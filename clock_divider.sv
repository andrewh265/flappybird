==> flow/design.v <==
module clock_divider (clk, rst, divided_clocks);
 input logic clk, rst;
 output logic [31:0] divided_clocks = 0;
 always_ff @(posedge clk) begin
	divided_clocks <= divided_clocks + 1;
 end
endmodule 
# Reports on clock_divider
# The steps from the RTL of clock_divider to its reports follow in flow order.
# Lines are those of the file above, counted from 1.
# Library cell names are shortened.
# Not given: -
# setup
design	clock_divider
clk_port	clk
cell_library	sky130hd
corner	tt_025C_1v80

# After elaboration
# Yosys after proc, flatten, opt, wreduce and memory -nomap, before mapping. Enables and synchronous resets that opt folds into registers are not counted as muxes. Memory bits, and registers merged into a memory's read port (data or address), are not among the register bits. Print and check cells are not counted. Equal cells are merged and count once.
# word_totals
regBits	32
inputBits	2
wordCells	2
# op_classes
add_sub_neg	1
# op_table
cell	count
32-bit by 1-bit adder with 32-bit output (second input constant)	1

# Longest topological paths
# Depth = most cells in a row (Yosys ltp): at word level without a register or memory, in the mapped netlist without a sequential cell, where the memories' decode and read muxes count.
# depth
ltp_word	1
abc_area	0
ltp_mapped	6
ltp_nobuf	5

# Mapped cells and area
# Source: synth_stat.txt of the flow (Yosys; design flattened, memories mapped). It holds for the ABC_AREA given above (unset counts as 0); a run with the other value may have another netlist.
# synth_totals
stdcells	127
synth_area_um2	1318.8
sequential_area_um2	640.6
flip_flops	32
buffers	4
# by_type
type	count
dfxtp_1	32
xor2_1	20
xnor2_1	10
nor4_2	5
nand3_1	10
and4_1	4
nand2_1	9
nor4_1	4
nor2_1	6
nor4_4	1
nand3_2	2
nor3_1	4
inv_1	5
nand4_1	3
and3_1	2
ha_1	1
buf_6	1
or3_4	1
# Not listed: further types 6, cells in them 7.

# Worst setup path after synthesis
# Source: OpenSTA report_checks on the synthesized netlist (no wires, ideal clock, input and output delay 20% of the period each), path of least setup slack; recovery checks are left aside. Register names are those of the netlist, which keeps one name where synthesis merged equal registers.
# synth_path
kind	reg-to-reg
from	register divided_clocks[0]
to	register divided_clocks[24]
tclk_ps	2140
setup_ps	134
arrival_ps	1534
t_required_ps	2006
path_slack_ps	472
path_delay_ps	1668
driving_pins	7
n_path_buf	1
synth_period_reached_ps	1668
# "path_delay_ps" = arrival - input delay + setup time.
# "driving_pins": output pins that drive a net of the path, with the launching flip-flop's if there is one; two outputs of one cell count as two.
# "synth_period_reached_ps" is the clock period less the worst setup slack; recovery checks do not enter. This is arithmetic on one report: input and output delays are still those of the set period (20% each).
# Between the ends stands the longest chain of elaborated cells between them, by number of cells; it is not shown to be the way that was timed. Of several equally long chains one is given.
# A line is the first line of the expression or statement that the cell stems from. Yosys adds cells for indexed reads and writes and turns some case tables into memories.
# synth_via
path_cell_list	dfxtp_1 ha_1 nand3_1 or3_1 buf_2 nor4_1 xor2_1
elab_chain_len	1
# synth_rtl
item	line	source
start, declared	3	output logic [31:0] divided_clocks = 0;
start, assigned	5	divided_clocks <= divided_clocks + 1;
32-bit by 1-bit adder with 32-bit output	5
end, assigned	5
end, declared	3

# Timing after layout
# From the final timing report of flow run A: the path of least setup slack in the routed layout; clock arrival at registers is part of the times.
# The report prints the path's times to 10 ps; the period is as set.
# layout_path
kind	reg-to-output
from	register divided_clocks[26]
to	output port divided_clocks[26]
tclk_ps	2910
arrival_ps	1360
t_required_ps	2330
path_slack_ps	970
driving_pins	2
n_path_buf	1
# layout_via
path_cell_list	dfxtp_1 clkdlybuf4s50_1
elab_chain_len	0
# layout_rtl
item	line	source
start, declared	3	output logic [31:0] divided_clocks = 0;
start, assigned	5	divided_clocks <= divided_clocks + 1;
end, declared	3

Memo
Re: implementation data of clock_divider

Top module clock_divider; platform sky130hd; tools Yosys and OpenROAD; 2 stored runs in no particular order. Input and output delays are each 20% of the period that was set; the output load is 0.01 pF.
"timing.achieved_period_ps" means the clock period less the worst setup slack. The figure is calculated, with input and output delays left at 20% of the set period.
"worst_setup_path_time_ps" = time allowed to the worst setup path (clock period - input delay - output delay, where it has them) - its slack; a late launch clock adds to it, a late capture clock takes from it.
"power_mw" rests on the timing tool's default activity at the inputs, not on a simulated workload.
"worst_setup_path_time_ps" is known to 10 ps.

Flow run A, flow files:
==> flow/run.sh <==
#!/bin/bash
# the make line also repeats the synthesis and layout settings of config.mk as NAME=value (left out here)
make -C /OpenROAD-flow-scripts/flow DESIGN_CONFIG=/design/flow/config.mk WORK_HOME=/design/flow/orfs CLKGATE_MAP_FILE= finish
==> flow/config.mk <==
export PLATFORM = sky130hd
export DESIGN_NAME = clock_divider
export DESIGN_NICKNAME = clock_divider
export VERILOG_FILES = /design/flow/design.v
export SDC_FILE = /design/flow/constraint.sdc
export NUM_CORES = 4
export LEC_CHECK = 0
export ABC_AREA = 0
export CAP_MARGIN = 20
export CELL_PAD_IN_SITES_DETAIL_PLACEMENT = 0
export CORE_MARGIN = 6
export CORE_UTILIZATION = 53
export CTS_CLUSTER_DIAMETER = 207
export GPL_ROUTABILITY_DRIVEN = 0
export MIN_ROUTING_LAYER = met2
export PLACE_DENSITY_LB_ADDON = 0.11
export SETUP_SLACK_MARGIN = 0.78
export SLEW_MARGIN = 20
==> flow/constraint.sdc <==
create_clock -name core_clock -period 2.91 [get_ports {clk}]
set_input_delay 0.5820 -clock core_clock [delete_from_list [all_inputs] [get_ports {clk}]]
set_output_delay 0.5820 -clock core_clock [all_outputs]
set_load 0.01 [all_outputs]

==> results of flow run A, as CSV <==
result,value
dieArea_um2,3829.1
synthArea_um2,1318.8
layout_utilization_pct,75.3
timing.setup.tns_ps,0
timing.achieved_period_ps,1940
final_cell_area_um2,1714.1
power_mw,0.7208
worst_hold_slack_ps,454
worst_setup_path_time_ps,1360
path_kind,"reg-to-output"
timing.setup.ws_ps,970

Flow run B, flow files:
==> flow/run.sh <==
#!/bin/bash
# the make line also repeats the synthesis and layout settings of config.mk as NAME=value (left out here)
make -C /OpenROAD-flow-scripts/flow DESIGN_CONFIG=/design/flow/config.mk WORK_HOME=/design/flow/orfs CLKGATE_MAP_FILE= finish
==> flow/config.mk <==
export PLATFORM = sky130hd
export DESIGN_NAME = clock_divider
export DESIGN_NICKNAME = clock_divider
export VERILOG_FILES = /design/flow/design.v
export SDC_FILE = /design/flow/constraint.sdc
export NUM_CORES = 4
export LEC_CHECK = 0
export CAP_MARGIN = 0
export CELL_PAD_IN_SITES_GLOBAL_PLACEMENT = 3
export CORE_ASPECT_RATIO = 0.96
export CORE_MARGIN = 2
export CORE_UTILIZATION = 27
export CTS_CLUSTER_DIAMETER = 65
export CTS_CLUSTER_SIZE = 28
export GPL_TIMING_DRIVEN = 1
export PLACE_DENSITY_LB_ADDON = 0.28
export SETUP_SLACK_MARGIN = 0.34
export SLEW_MARGIN = 20
==> flow/constraint.sdc <==
create_clock -name core_clock -period 2.51 [get_ports {clk}]
set_input_delay 0.5020 -clock core_clock [delete_from_list [all_inputs] [get_ports {clk}]]
set_output_delay 0.5020 -clock core_clock [all_outputs]
set_load 0.01 [all_outputs]

==> results of flow run B, as CSV <==
result,value
dieArea_um2,5459.5
synthArea_um2,1318.8
layout_utilization_pct,38.9
timing.setup.tns_ps,0
timing.achieved_period_ps,1883
final_cell_area_um2,1798.0
power_mw,0.9291
worst_hold_slack_ps,446
worst_setup_path_time_ps,1880
path_kind,"reg-to-reg"
timing.setup.ws_ps,627
